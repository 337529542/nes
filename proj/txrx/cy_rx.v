==> flow/design.v <==
`timescale 1ns / 1ps
module cy_rx(
    input rst_n,
    input clk,
    input rx,
    output [7:0] data,
    output en
    );
    parameter clkdiv = 434; 
    parameter clkdiv_offset = 217; 
    parameter S_PerStart = 0;  
    parameter S_Start = 1; 
    parameter S_D0 = 2;  
    parameter S_D1 = 3;
    parameter S_D2 = 4;
    parameter S_D3 = 5;
    parameter S_D4 = 6;
    parameter S_D5 = 7;
    parameter S_D6 = 8;
    parameter S_D7 = 9;
    parameter S_Stop = 10; 
    parameter S_ZeroEn = 11; 
    reg [9:0]counter = 0;
    reg [3:0]state = S_PerStart;
    reg enr = 0;
    reg [7:0]da;
    assign en = enr;
    assign data = da;
    always @ (posedge clk) begin
      if(!rst_n)begin
        counter <= 0;
        state <= S_PerStart;
        enr <= 0;
      end else begin
        case(state)
          S_PerStart:begin
            if(rx == 0) begin   
              state <= S_Start;
              counter <= 0;
            end
          end
          S_Start:begin
            if(rx == 1)  
              state <= S_PerStart;
            else begin
              if(counter < clkdiv_offset)  
                counter <= counter + 1'b1;
              else begin   
                counter <= 0;
                state <= S_D0;
              end
            end
          end
          S_D0:begin
            if(counter >= clkdiv) begin
              counter <= 0;
              state <= S_D1;
              da[0] <= rx;
            end else
              counter <= counter + 1'b1;
          end
          S_D1:begin
            if(counter >= clkdiv) begin
              counter <= 0;
              state <= S_D2;
              da[1] <= rx;
            end else
              counter <= counter + 1'b1;
          end
          S_D2:begin
            if(counter >= clkdiv) begin
              counter <= 0;
              state <= S_D3;
              da[2] <= rx;
            end else
              counter <= counter + 1'b1;
          end
          S_D3:begin
            if(counter >= clkdiv) begin
              counter <= 0;
              state <= S_D4;
              da[3] <= rx;
            end else
              counter <= counter + 1'b1;
          end
          S_D4:begin
            if(counter >= clkdiv) begin
              counter <= 0;
              state <= S_D5;
              da[4] <= rx;
            end else
              counter <= counter + 1'b1;
          end
          S_D5:begin
            if(counter >= clkdiv) begin
              counter <= 0;
              state <= S_D6;
              da[5] <= rx;
            end else
              counter <= counter + 1'b1;
          end
          S_D6:begin
            if(counter >= clkdiv) begin
              counter <= 0;
              state <= S_D7;
              da[6] <= rx;
            end else
              counter <= counter + 1'b1;
          end
          S_D7:begin
            if(counter >= clkdiv) begin
              counter <= 0;
              state <= S_Stop;
              da[7] <= rx;
            end else
              counter <= counter + 1'b1;
          end
          S_Stop:begin
            if(counter >= clkdiv) begin
              counter <= 0;
              if(rx == 1) begin 
                enr <= 1;
                state <= S_ZeroEn;
              end else  
                state <= S_PerStart;
            end else
              counter <= counter + 1'b1;
          end
          S_ZeroEn:begin
            state <= S_PerStart;
            enr <= 0;
          end
          default:state <= S_PerStart;
        endcase
      end
    end
endmodule
# Step by step through the tools: cy_rx
# The steps from the RTL of cy_rx to its reports follow in flow order.
# Lines are those of the file above, counted from 1.
# Not given: --
# inputs
top	cy_rx
clock	clk
cell_library	sky130hd
corner	tt_025C_1v80

# After elaboration
# Source: Yosys, flattened and elaborated, memories not mapped. Widths are those after wreduce. Registers that Yosys merges into a memory's read port (data or address) are not register bits. Print and check cells do not count. Equal cells are merged and count once.
# classes
reduce_logical	15
n_eq	24
mux	22
cmp	2
addsub	1
# ops
cell	n
4-bit two-way mux	13
4-bit parallel mux with 11-bit select	1
10-bit two-way mux	4
3-bit AND reduction	10
10-bit parallel mux with 3-bit select	1
2-bit != test with constant B	12
4-bit by 3-bit == test with 1-bit output with constant B	4
4-bit == test with constant B	4
11-bit AND reduction	1
11-bit nonzero test	1
10-bit by 1-bit adder with 10-bit output with constant B	1
10-bit by 8-bit < comparator with 1-bit output with constant B	1
10-bit by 9-bit greater-or-equal comparator with 1-bit output with constant B	1
9-bit OR reduction	1
4-bit by 2-bit == test with 1-bit output with constant B	2
4-bit by 1-bit == test with 1-bit output with constant B	1
4-bit logical NOT	1
3-bit != test with constant B	1
2-bit nonzero test	1
1-bit parallel mux with 2-bit select	1
1-bit two-way mux	2
# bits
inputBits	3
elab_cells	75
register_bits	23

# Longest topological paths
# Yosys ltp: most cells in a row. Word level: on the elaborated netlist, between registers, memories and ports. Mapped: between sequential cells and ports; inverters and the memories' decode and read muxes count.
# depth
ltp_word	4
abc_area	0
ltp_mapped	7
mapped_depth_nobuf	7

# Mapped cells and area
# Source: synth_stat.txt of the flow (Yosys; design flattened, memories mapped). It holds for the ABC_AREA given above (unset counts as 0); a run with the other value may have another netlist.
# types
cell	n
sky130_fd_sc_hd__dfxtp_1	15
sky130_fd_sc_hd__edfxtp_1	8
sky130_fd_sc_hd__nor2_1	15
sky130_fd_sc_hd__nand2_1	11
sky130_fd_sc_hd__ha_1	3
sky130_fd_sc_hd__nor3_1	7
sky130_fd_sc_hd__xnor2_1	4
sky130_fd_sc_hd__mux2i_1	3
sky130_fd_sc_hd__a21oi_1	5
sky130_fd_sc_hd__nand2b_1	4
sky130_fd_sc_hd__nand3_1	5
sky130_fd_sc_hd__o211ai_1	3
sky130_fd_sc_hd__a31oi_4	1
sky130_fd_sc_hd__inv_1	5
sky130_fd_sc_hd__nand4_1	3
sky130_fd_sc_hd__nor4_1	3
sky130_fd_sc_hd__a2bb2oi_1	2
sky130_fd_sc_hd__xor2_1	2
# Other cell types: 28; their cells: 36.
# mapped
mapped_cells	135
ffs	23
yosys_area_um2	1257.5

# Path before layout
# Source: OpenSTA report_checks on the synthesized netlist (no wires, ideal clock, input and output delay 20% of the period each), path of least setup slack; recovery checks are left aside. Register names are those of the netlist, which keeps one name where synthesis merged equal registers.
# synth_path
path_kind	register -> register
from	register counter[0]
to	register state[1]
setup_slack_ns	0.899
path_buffers	0
arrival_ns	1.600
setup_ns	0.072
path_delay_ns	1.672
required_time_ns	2.498
period_ns	2.57
driving_pins	8
launch_ns	0.000
synth_period_reached_ns	1.671
# "path_delay_ns" = arrival - input delay + setup time.
# "driving_pins" counts driving pins, that of a launching flip-flop among them; a cell with two outputs on the path counts twice.
# "synth_period_reached_ns" is the clock period less the worst setup slack; recovery checks do not enter. This is arithmetic on one report: input and output delays are still those of the set period (20% each).
# Between the ends stands the longest chain of elaborated cells between them, by number of cells; it is not shown to be the way that was timed. Of several equally long chains one is given.
# Each line given opens the expression or statement behind the cell; cells for indexed reads and writes are added by Yosys, which also makes memories of some case tables.
# A register here has more assigning lines than the two given.
# synth_via
cell_sequence	sky130_fd_sc_hd__dfxtp_1 > sky130_fd_sc_hd__inv_1 > sky130_fd_sc_hd__ha_1 > sky130_fd_sc_hd__nor4_2 > sky130_fd_sc_hd__o21ai_2 > sky130_fd_sc_hd__a211oi_2 > sky130_fd_sc_hd__a211o_2 > sky130_fd_sc_hd__mux2i_1
elab_chain_cells	4
# synth_rtl
item	line	source
start: declaration	23	reg [9:0]counter = 0;
start: assignment	47	counter <= counter + 1'b1;
start: assignment	60	counter <= counter + 1'b1;
10-bit by 8-bit < comparator with 1-bit output	46	if(counter < clkdiv_offset)
4-bit two-way mux	46
4-bit two-way mux	43	if(rx == 1)
4-bit parallel mux with 11-bit select	35	case(state)
end: assignment	32	state <= S_PerStart;
end: assignment	38	state <= S_Start;
end: declaration	24	reg [3:0]state = S_PerStart;

# Worst path after layout
# Path of least setup slack in the final report of record 1 (OpenROAD, finished layout, wires in). Where an end is a register, its clock arrival counts in the times.
# layout_path
path_kind	register -> register
from	register counter[1]
to	register counter[9]
launch_ns	0.32
period_ns	1.91
arrival_ns	1.91
driving_pins	9
setup_ns	0.10
required_time_ns	2.12
setup_slack_ns	0.21
path_buffers	1
# Between the ends stands the longest chain of elaborated cells between them, by number of cells; it is not shown to be the way that was timed. Of several equally long chains one is given.
# A register here has more assigning lines than the two given.
# layout_via
cell_sequence	sky130_fd_sc_hd__dfxtp_4 > sky130_fd_sc_hd__inv_1 > sky130_fd_sc_hd__ha_1 > sky130_fd_sc_hd__nand2b_1 > sky130_fd_sc_hd__a31o_2 > sky130_fd_sc_hd__a31oi_4 > sky130_fd_sc_hd__buf_12 > sky130_fd_sc_hd__o31ai_4 > sky130_fd_sc_hd__nor2_1
elab_chain_cells	4
# layout_rtl
item	line	source
start: declaration	23	reg [9:0]counter = 0;
start: assignment	47	counter <= counter + 1'b1;
start: assignment	60	counter <= counter + 1'b1;
10-bit by 1-bit adder with 10-bit output	47
10-bit two-way mux	46	if(counter < clkdiv_offset)
10-bit two-way mux	43	if(rx == 1)
10-bit parallel mux with 3-bit select	35	case(state)
end: assignment	47
end: assignment	60
end: declaration	23

# cy_rx through Yosys and OpenROAD on sky130hd: 2 stored runs, unordered, with their settings and measured results. The constraints put input and output delay at 20% of the set period each and load the outputs with 0.01 pF.
# "worst_path_ns" = time allowed to the worst setup path (clock period - input delay - output delay, where it has them) - its slack; a late launch clock adds to it, a late capture clock takes from it.
# By "power.total_uw" is meant OpenSTA's value without simulated activity: inputs other than the clock are taken to toggle once in ten clock periods, and the tool carries that through the logic.
# Settings: -- = not set for that run.
stored run	period_ns	CORE_UTILIZATION	SETUP_SLACK_MARGIN	PLACE_DENSITY_LB_ADDON	GPL_TIMING_DRIVEN	CTS_CLUSTER_SIZE	CAP_MARGIN	CORE_MARGIN	SLEW_MARGIN	total_die_area_um2	post_synth_area_um2	worst_path_ns	worstPathKind	fin_ws_ns	util_pct	power.total_uw	timing.setup.tns_ns
record 1	1.91	39	0.29	0.18	0	55	20	2	20	3694.2	1257.5	1.70	register -> register	0.208	60.0	1335	0.000
record 2	1.84	40	0.54	--	--	--	20	2	20	3608.4	1257.5	1.74	register -> register	0.102	61.0	1442	0.000

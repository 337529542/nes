==> flow/design.v <==
`timescale 1ns / 1ps
module BUS_RAM_Small(
    input [15:0] Addr,
    output [7:0] RData,
    input [7:0] WData,
    input Cmd,
    input RW,
    output Finish,
    input clk,
    input rst_n
    );
    parameter S_Wait = 0;
    parameter S_Finish = 1;
    reg state = S_Wait;
    reg [7:0]mem[0:15];
    reg fin = 0;
    assign Finish = fin;
    reg [7:0]da;
    assign RData = da;
    always @ (posedge clk) begin
      if (!rst_n) begin
        fin <= 0;
        state <= S_Wait;
      end else begin
        case(state)
        S_Wait:begin
          if(Cmd && (Addr[15:4] == 0)) begin
            state <= S_Finish;
            if(RW == 1) begin  
              mem[Addr[3:0]] <= WData;
              fin <= 1;
            end else begin   
              da <= mem[Addr[3:0]];
              fin <= 1;
            end
          end
        end
        S_Finish:begin
          state <= S_Wait;
          fin <= 0;
        end
        endcase
      end
    end
endmodule
* From RTL to reports: BUS_RAM_Small
Tool output for the design above, in the order of the flow. Lines are those of the file above, counted from 1. Library cell names are shortened. Not given: --
Design: top BUS_RAM_Small, clock port clk, cell library sky130hd, corner tt_025C_1v80

* Elaborated design
Source: Yosys, flattened and elaborated, memories not mapped. Widths are those after wreduce. Registers that Yosys merges into a memory's read port (data or address) are not register bits. Print and check cells do not count. Equal cells are merged and count once. Yosys's memory passes give these memory sizes; they may raise the number of words (mostly to a power of two), join words into wider ones and drop unused or constant bits.
Word-level totals: bits in registers 2, RAM bits 128, word width x clocked read ports 8, memories 1, input port bits 28, output and inout port bits 9, cells after elaboration 25
Cells by class: eq/ne operators 1, multiplexer cells 15, bitwise gates (word level) 2, reduce/logical cells 4
Memory list:
- mem | depth 16, bits a word 8, rd ports 1, wr ports 1, RTL line 15 | reg [7:0]mem[0:15];
Operators by type and width (count):
- 8-bit two-way mux | 7
- 8-bit case mux with 2-bit select | 1
- 4-bit two-way mux | 4
- 12-bit zero test | 1
- 4-bit AND reduction | 1
- 1-bit NOT | 2
- 2-bit inequality test with constant B | 1
- 2-bit AND reduction | 1
- 1-bit case mux with 2-bit select | 1
- 1-bit two-way mux | 2
- 1-bit logical AND | 1

* Longest topological paths
Longest topological path by Yosys (ltp), each cell counted once; first at word level (registers and memories cut), then after technology mapping (sequential cells cut; the memories' decode and read muxes count).
Depth: depth in word-level cells 5, ABC_AREA 0, mapped depth 5, gate-level depth less buffers 3

* Mapped cells and area
Source: synth_stat.txt of the flow (Yosys; design flattened, memories mapped). It holds for the ABC_AREA given above (unset counts as 0); a run with the other value may have another netlist.
Synthesis totals: cells in the netlist 250, mapped area 5357.6 sq um, sequential part of the area 4124.0 sq um, flip-flop cells 138, buffer cells 13
Cells by type:
- edfxtp_1 | count 136, area in all 4.08E+03 sq um
- mux4_2 | count 32, area in all 720.691 sq um
- a22oi_1 | count 16, area in all 120.115 sq um
- nor4_4 | count 2, area in all 42.541 sq um
- nand2_1 | count 11, area in all 41.29 sq um
- dfxtp_1 | count 2, area in all 40.038 sq um
- nor4_1 | count 6, area in all 37.536 sq um
- buf_6 | count 3, area in all 33.782 sq um
- nor2_1 | count 8, area in all 30.029 sq um
- nand4b_1 | count 3, area in all 26.275 sq um
- nand4_1 | count 4, area in all 25.024 sq um
- clkbuf_1 | count 6, area in all 22.522 sq um
- nor2b_1 | count 3, area in all 18.768 sq um
- nor4b_1 | count 2, area in all 17.517 sq um
- nor3_1 | count 3, area in all 15.014 sq um
- and2_1 | count 2, area in all 12.512 sq um
- nor4_2 | count 1, area in all 12.512 sq um
- buf_2 | count 2, area in all 10.01 sq um
Other cell types: 7; their cells: 8.

* Path before layout
OpenSTA on the mapped netlist: ideal clock, no wires. The path of least setup slack (recovery checks aside). Input and output delay are each 20% of the period. Register names are those of the netlist, which keeps one name where synthesis merged equal registers.
Timing path post-synthesis: path type input port to flip-flop, start input port Addr[13], end memory mem[4][0], period 2.39 ns, external input delay 0.478 ns, library setup time 0.398 ns, launch time at the first pin 0.478 ns, arrival 2.076 ns, data required time 1.992 ns, setup slack -0.084 ns, path delay 1.996 ns, stages on the path 3, path buffers 0, synthesis period reached 2.474 ns
"path delay" = arrival - input delay + setup time. "stages on the path" counts driving pins, that of a launching flip-flop among them; a cell with two outputs on the path counts twice. "synthesis period reached" = period - worst setup slack (recovery checks aside). The figure is calculated, with input and output delays left at 20% of the set period. Between the ends stands the longest chain of elaborated cells between them, by number of cells; it is not shown to be the way that was timed. Of several equally long chains one is given. Each line given opens the expression or statement behind the cell; cells for indexed reads and writes are added by Yosys, which also makes memories of some case tables. The path ends at the enable pin of a flip-flop; only ways to that pin are counted.
Between the ends, post-synthesis: path through nor4_2 nand4b_1 nor4b_1, length of the longest elaborated chain 5, elaborated cells between the ends (all ways) 8, source lines of those cells 3, those cells by class mux (6); reduce/logical (2)
Ends and longest elaborated chain, post-synthesis:
- start, declared | RTL line 3 | input [15:0] Addr,
- 12-bit zero test | RTL line 27 | if(Cmd && (Addr[15:4] == 0)) begin
- 1-bit logical AND | RTL line 27
- 4-bit two-way mux | RTL line 27
- 4-bit two-way mux | RTL line 25 | case(state)
- 4-bit two-way mux | RTL line 21 | if (!rst_n) begin
- end, declared | RTL line 15 | reg [7:0]mem[0:15];

* Worst path after layout
Path of least setup slack in the final report of flow run 1 (OpenROAD, finished layout, wires in). Where an end is a register, its clock arrival counts in the times.
Timing path after layout: path type input port to flip-flop, start input port Addr[1], end memory mem[15][6], period 1.78 ns, external input delay 0.36 ns, library setup time 0.29 ns, launch time at the first pin 0.36 ns, arrival 2.07 ns, data required time 2.00 ns, setup slack -0.07 ns, stages on the path 6, path buffers 3
Between the ends stands the longest chain of elaborated cells between them, by number of cells; it is not shown to be the way that was timed. Of several equally long chains one is given.
Between the ends, after layout: path through clkdlybuf4s50_1 and2_1 nand4_1 buf_4 nor2_1 buf_4, length of the longest elaborated chain 4, elaborated cells between the ends (all ways) 4, source lines of those cells 4, those cells by class mux (4)
Ends and longest elaborated chain, after layout:
- start, declared | RTL line 3 | input [15:0] Addr,
- 4-bit two-way mux | RTL line 29 | if(RW == 1) begin
- 4-bit two-way mux | RTL line 27 | if(Cmd && (Addr[15:4] == 0)) begin
- 4-bit two-way mux | RTL line 25 | case(state)
- 4-bit two-way mux | RTL line 21 | if (!rst_n) begin
- end, declared | RTL line 15 | reg [7:0]mem[0:15];

# Flow runs of BUS_RAM_Small

Module BUS_RAM_Small, platform sky130hd: 2 stored runs of the flow (Yosys, OpenROAD) with differing settings, in no particular order. Input and output delays are each 20% of the period that was set; the output load is 0.01 pF.
"achieved clock period" = clock period - worst setup slack. The figure is calculated, with input and output delays left at 20% of the set period.
"worst setup path time" means the part of the period allowed to the worst setup path (the constraints hold back 20% at inputs and 20% at outputs) less its slack; where the path has registers, the arrival times of their clocks count too.
"total power after layout" is the tool's figure for a default switching activity; nothing was simulated.

[flow run 1] flow files
==> flow/run.sh <==
#!/bin/bash
# the make line also repeats the synthesis and layout settings of config.mk as NAME=value (left out here)
make -C /OpenROAD-flow-scripts/flow DESIGN_CONFIG=/design/flow/config.mk WORK_HOME=/design/flow/orfs CLKGATE_MAP_FILE= finish
==> flow/config.mk <==
export PLATFORM = sky130hd
export DESIGN_NAME = BUS_RAM_Small
export DESIGN_NICKNAME = BUS_RAM_Small
export VERILOG_FILES = /design/flow/design.v
export SDC_FILE = /design/flow/constraint.sdc
export NUM_CORES = 4
export LEC_CHECK = 0
export CAP_MARGIN = 20
export CELL_PAD_IN_SITES_GLOBAL_PLACEMENT = 1
export CORE_MARGIN = 2
export CORE_UTILIZATION = 59
export CTS_CLUSTER_SIZE = 57
export GPL_TIMING_DRIVEN = 1
export MAX_ROUTING_LAYER = met4
export PLACE_DENSITY_LB_ADDON = 0.2
export SETUP_SLACK_MARGIN = -0.08
export SLEW_MARGIN = 15
export TNS_END_PERCENT = 25
==> flow/constraint.sdc <==
create_clock -name core_clock -period 1.78 [get_ports {clk}]
set_input_delay 0.3560 -clock core_clock [delete_from_list [all_inputs] [get_ports {clk}]]
set_output_delay 0.3560 -clock core_clock [all_outputs]
set_load 0.01 [all_outputs]

[flow run 1] result: die outline area 9858.5 sq um; final design utilization 78.0%; worst hold slack in the final report 0.341 ns; worst setup path time 1.50 ns; type of the worst setup path input port to flip-flop; total power after layout 7.173 mW; worst slack on setup checks -0.072 ns; achieved clock period 1.852 ns; standard-cell area after routing 6834.1 sq um; post-route setup TNS -2.230 ns; synthesis area 5357.6 sq um

[flow run 2] flow files
==> flow/run.sh <==
#!/bin/bash
# the make line also repeats the synthesis and layout settings of config.mk as NAME=value (left out here)
make -C /OpenROAD-flow-scripts/flow DESIGN_CONFIG=/design/flow/config.mk WORK_HOME=/design/flow/orfs CLKGATE_MAP_FILE= finish
==> flow/config.mk <==
export PLATFORM = sky130hd
export DESIGN_NAME = BUS_RAM_Small
export DESIGN_NICKNAME = BUS_RAM_Small
export VERILOG_FILES = /design/flow/design.v
export SDC_FILE = /design/flow/constraint.sdc
export NUM_CORES = 4
export LEC_CHECK = 0
export CAP_MARGIN = 20
export CELL_PAD_IN_SITES_DETAIL_PLACEMENT = 2
export CORE_MARGIN = 4
export CORE_UTILIZATION = 30
export MAX_ROUTING_LAYER = met4
export MIN_ROUTING_LAYER = met2
export PLACE_DENSITY_LB_ADDON = 0.28
export SETUP_SLACK_MARGIN = 0.04
export SLEW_MARGIN = 20
export TNS_END_PERCENT = 65
==> flow/constraint.sdc <==
create_clock -name core_clock -period 1.7 [get_ports {clk}]
set_input_delay 0.3400 -clock core_clock [delete_from_list [all_inputs] [get_ports {clk}]]
set_output_delay 0.3400 -clock core_clock [all_outputs]
set_load 0.01 [all_outputs]

[flow run 2] result: die outline area 20060.5 sq um; final design utilization 41.8%; worst hold slack in the final report 0.338 ns; worst setup path time 1.31 ns; type of the worst setup path input port to flip-flop; total power after layout 7.845 mW; worst slack on setup checks 0.054 ns; achieved clock period 1.646 ns; standard-cell area after routing 7282.0 sq um; post-route setup TNS 0.000 ns; synthesis area 5357.6 sq um

==> flow/design.v <==
`timescale 1ns / 1ps
module BusHub(
    input rst_n,
    input clk,
    input [15:0] In1_Addr,
    input [15:0] In2_Addr,
    output [7:0] In1_RData,
    output [7:0] In2_RData,
    input [7:0] In1_WData,
    input [7:0] In2_WData,
    input In1_RW,
    input In2_RW,
    input In1_Cmd,
    input In2_Cmd,
    output In1_Finish,
    output In2_Finish,
    output [15:0] O_Addr,
    input [7:0] O_RData,
    output [7:0] O_WData,
    output O_RW,
    output O_Cmd,
    input O_Finish
    );
    reg cmd1 = 0;
    reg cmd2 = 0;
    reg cmd = 0;
    reg [15:0] addr1;
    reg [15:0] addr2;
    reg [7:0] rdata1;
    reg [7:0] rdata2;
    reg [7:0] wdata1;
    reg [7:0] wdata2;
    reg rw1;
    reg rw2;
    reg fin1 = 0;
    reg fin2 = 0;
    reg channel = 0; 
    assign O_Addr = channel ? addr2 : addr1;
    assign O_WData = channel ? wdata2 : wdata1;
    assign O_RW = channel ? rw2 : rw1;
    assign In1_Finish = fin1;
    assign In2_Finish = fin2;
    assign In1_RData = rdata1;
    assign In2_RData = rdata2;
    assign O_Cmd = cmd;
    parameter S_Wait = 0;
    parameter S_BUSBusy = 1;
    parameter S_Finish = 2;
    reg [1:0] state = S_Wait;
    always @ (posedge clk) begin
      if (!rst_n) begin
        cmd1 <= 0;
        cmd2 <= 0;
        cmd <= 0;
        channel <= 0;
        state <= S_Wait;
        fin1 <= 0;
        fin2 <= 0;
      end else begin
        if(In1_Cmd)begin
          cmd1 <= 1;
          addr1 <= In1_Addr;
          wdata1 <= In1_WData;
          rw1 <= In1_RW;
        end
        if(In2_Cmd)begin
          cmd2 <= 1;
          addr2 <= In2_Addr;
          wdata2 <= In2_WData;
          rw2 <= In2_RW;
        end
        case(state)
          S_Wait:begin
            if(cmd1)begin
              cmd1 <= 0;
              channel <= 0;
              state <= S_BUSBusy;
              cmd <= 1;
            end else if(cmd2) begin
              cmd2 <= 0;
              channel <= 1;
              state <= S_BUSBusy;
              cmd <= 1;
            end
          end
          S_BUSBusy:begin  
            cmd <= 0;
            if(O_Finish)begin
              state <= S_Finish;
              if(channel == 0)begin
                fin1 <= 1;
                rdata1 <= O_RData;
              end else begin
                fin2 <= 1;
                rdata2 <= O_RData;
              end
            end
          end
          S_Finish:begin
            state <= S_Wait;
            fin1 <= 0;
            fin2 <= 0;
          end
          default:state <= S_Wait;
        endcase
      end
    end
endmodule
* Tool chain data of BusHub *
Tool output for the design above, in the order of the flow.
Lines are those of the file above, counted from 1.
Operators: Yosys type, input widths -> output width; for muxes data width and select width s.
Not given: --

inputs
  top module = BusHub
  clock port = clk
  cell library = sky130hd
  timing corner = tt_025C_1v80

* After elaboration *
Counts by Yosys on the flattened word-level netlist (proc, flatten, opt, wreduce; memories kept). Register bits leave out memories and registers merged into their read ports (data or address). Print and check cells are left out. Cells with the same type and inputs are merged into one.

storage and ports
  bits in registers = 74
  elaborated cells = 59

cells by class
  eq/ne operators = 6
  multiplexer cells = 24
  bitwise operators = 1
  reductions and logical operators = 13

operators with widths
  operator            count
  $mux 16             1
  $mux 1              15
  $reduce_and 2->1    5
  $reduce_and 4->1    2
  $mux 8              1
  $ne 2x2->1 const B  3
  $reduce_bool 2->1   3
  $reduce_and 3->1    2
  $pmux 1 s2          3
  $mux 2              3
  $pmux 2 s2          1
  $ne 3x3->1 const B  1
  $eq 2x1->1 const B  1
  $eq 2x2->1 const B  1
  $logic_not 2->1     1
  $not 1->1           1

* Longest topological paths *
Yosys ltp: most cells in a row. Word level: on the elaborated netlist, between registers, memories and ports. Mapped: between sequential cells and ports; inverters and the memories' decode and read muxes count.

logic depth
  depth after elaboration = 4
  ABC_AREA = 0
  depth in mapped cells = 4
  depth with buffers taken out = 2

* Synthesis result *
The flow's flattened synthesis, as Yosys stat reports it; memories are mapped. The netlist is that of the ABC_AREA named above (0 if unset); the other value can give another one.
Totals and module areas in this step are rounded.

synthesis totals
  mapped cells = 133
  chip area (Yosys) = 0.002645 sq mm
  flip-flops = 74
  buffer cells = 5

cells by type
  type                        count
  sky130_fd_sc_hd__edfxtp_1   66
  sky130_fd_sc_hd__mux2_1     25
  sky130_fd_sc_hd__dfxtp_1    8
  sky130_fd_sc_hd__and2_1     4
  sky130_fd_sc_hd__buf_4      2
  sky130_fd_sc_hd__inv_1      4
  sky130_fd_sc_hd__nor3_1     3
  sky130_fd_sc_hd__a211oi_2   1
  sky130_fd_sc_hd__a31oi_1    2
  sky130_fd_sc_hd__nand2b_1   2
  sky130_fd_sc_hd__buf_6      1
  sky130_fd_sc_hd__nand4bb_1  1
  sky130_fd_sc_hd__and4b_1    1
  sky130_fd_sc_hd__buf_2      2
  sky130_fd_sc_hd__a2111oi_0  1
  sky130_fd_sc_hd__a221oi_1   1
  sky130_fd_sc_hd__nand4b_1   1
  sky130_fd_sc_hd__or3b_1     1

Not listed: further types 6, cells in them 7.

* Path before layout *
Path of least setup slack by OpenSTA after synthesis, without wires, with an ideal clock, recovery checks aside; 20% of the period is set as input and as output delay. Where synthesis merged equal registers, the netlist keeps one of their names.

timing post-synthesis
  kind = register to output
  start point = register channel
  end point = output O_Addr[0]
  clock period = 1.36 ns
  external output delay = 0.272 ns
  data arrival time = 1.057 ns
  required time = 1.088 ns
  path slack = 0.031 ns
  delay of the path = 1.057 ns
  stages on the path = 4
  path buffers = 2
  synthesis period reached = 1.329 ns

"delay of the path" is the arrival time less input delay plus setup time.
A path that ends at an output port has no setup time.
"stages on the path" counts driving pins, that of a launching flip-flop among them; a cell with two outputs on the path counts twice.
"synthesis period reached" is the clock period less the worst setup slack; recovery checks do not enter. This is arithmetic on one report: input and output delays are still those of the set period (20% each).
Between the ends stands the longest chain of elaborated cells between them, by number of cells; it is not shown to be the way that was timed. Of several equally long chains one is given.
Each line given opens the expression or statement behind the cell; cells for indexed reads and writes are added by Yosys, which also makes memories of some case tables.
At most two assigning lines are given for a register; there are more.

on the way, post-synthesis
  cell sequence = sky130_fd_sc_hd__dfxtp_1 > sky130_fd_sc_hd__buf_2 > sky130_fd_sc_hd__buf_4 > sky130_fd_sc_hd__mux2_1
  cells in the longest elaborated chain = 1

ends and longest elaborated chain, post-synthesis
  item             RTL line  RTL
  start, declared  37        reg channel = 0;
  start, assigned  55        channel <= 0;
  start, assigned  76        channel <= 0;
  $mux 16          38        assign O_Addr = channel ? addr2 : addr1;
  end, declared    17        output [15:0] O_Addr,

* Timing after layout *
From the final timing report of run 1: the path of least setup slack in the routed layout; clock arrival at registers is part of the times.

timing post-layout
  kind = register to output
  start point = register channel
  end point = output O_WData[6]
  clock period = 1.91 ns
  external output delay = 0.38 ns
  data arrival time = 1.48 ns
  required time = 1.53 ns
  path slack = 0.04 ns
  stages on the path = 4
  path buffers = 2

Between the ends stands the longest chain of elaborated cells between them, by number of cells; it is not shown to be the way that was timed. Of several equally long chains one is given.
At most two assigning lines are given for a register; there are more.

on the way, post-layout
  cell sequence = sky130_fd_sc_hd__dfxtp_4 > sky130_fd_sc_hd__clkbuf_16 > sky130_fd_sc_hd__mux2_1 > sky130_fd_sc_hd__clkdlybuf4s15_1
  cells in the longest elaborated chain = 1

ends and longest elaborated chain, post-layout
  item             RTL line  RTL
  start, declared  37        reg channel = 0;
  start, assigned  55        channel <= 0;
  start, assigned  76        channel <= 0;
  $mux 8           39        assign O_WData = channel ? wdata2 : wdata1;
  end, declared    19        output [7:0] O_WData,

==> results <==
Record of 2 stored runs of the RTL-to-layout flow on BusHub, platform sky130hd. The runs are unordered. Constraints: input delay and output delay 20% of the set period each, output load 0.01 pF.
"achieved clock period" = clock period - worst setup slack. The figure is calculated, with input and output delays left at 20% of the set period.
By "worst setup path time" is meant the share of the clock period that the worst setup path is allowed (20% is reserved at inputs, 20% at outputs), minus its slack. Clock arrival times at its registers enter into it.
"power": no workload was simulated; the value follows from the tool's default switching activity.
Results are given in rounded form.

Run 1
==> flow/run.sh <==
#!/bin/bash
# the make line also repeats the synthesis and layout settings of config.mk as NAME=value (left out here)
make -C /OpenROAD-flow-scripts/flow DESIGN_CONFIG=/design/flow/config.mk WORK_HOME=/design/flow/orfs CLKGATE_MAP_FILE= finish
==> flow/config.mk <==
export PLATFORM = sky130hd
export DESIGN_NAME = BusHub
export DESIGN_NICKNAME = BusHub
export VERILOG_FILES = /design/flow/design.v
export SDC_FILE = /design/flow/constraint.sdc
export NUM_CORES = 4
export LEC_CHECK = 0
export CAP_MARGIN = 20
export CELL_PAD_IN_SITES_GLOBAL_PLACEMENT = 3
export CORE_ASPECT_RATIO = 0.57
export CORE_MARGIN = 2
export CORE_UTILIZATION = 45
export GPL_TIMING_DRIVEN = 1
export MAX_ROUTING_LAYER = met4
export SLEW_MARGIN = 20
==> flow/constraint.sdc <==
create_clock -name core_clock -period 1.91 [get_ports {clk}]
set_input_delay 0.3820 -clock core_clock [delete_from_list [all_inputs] [get_ports {clk}]]
set_output_delay 0.3820 -clock core_clock [all_outputs]
set_load 0.01 [all_outputs]

==> results of run 1 <==
chip area after synthesis (Yosys): 0.002645 sq mm
die area: 0.006531 sq mm
standard-cell area of the final layout: 0.004105 sq mm
utilization: 71.0 %
worst setup slack after layout: 0.044 ns
total negative slack: 0.000 ns
worst hold slack: 0.500 ns
power: 0.003512 W
achieved clock period: 1.866 ns
worst setup path time: 1.48 ns
worst setup path kind: register to output

Run 2
==> flow/run.sh <==
#!/bin/bash
# the make line also repeats the synthesis and layout settings of config.mk as NAME=value (left out here)
make -C /OpenROAD-flow-scripts/flow DESIGN_CONFIG=/design/flow/config.mk WORK_HOME=/design/flow/orfs CLKGATE_MAP_FILE= finish
==> flow/config.mk <==
export PLATFORM = sky130hd
export DESIGN_NAME = BusHub
export DESIGN_NICKNAME = BusHub
export VERILOG_FILES = /design/flow/design.v
export SDC_FILE = /design/flow/constraint.sdc
export NUM_CORES = 4
export LEC_CHECK = 0
export ABC_AREA = 1
export CAP_MARGIN = 10
export CORE_MARGIN = 2
export CORE_UTILIZATION = 66
export CTS_CLUSTER_DIAMETER = 242
export CTS_CLUSTER_SIZE = 33
export MAX_ROUTING_LAYER = met5
export MIN_ROUTING_LAYER = met1
export PLACE_DENSITY_LB_ADDON = 0.13
export SETUP_SLACK_MARGIN = 0.57
export SLEW_MARGIN = 20
export TNS_END_PERCENT = 10
==> flow/constraint.sdc <==
create_clock -name core_clock -period 2.38 [get_ports {clk}]
set_input_delay 0.4760 -clock core_clock [delete_from_list [all_inputs] [get_ports {clk}]]
set_output_delay 0.4760 -clock core_clock [all_outputs]
set_load 0.01 [all_outputs]

==> results of run 2 <==
did not finish, clock tree synthesis stopped with DPL-0038
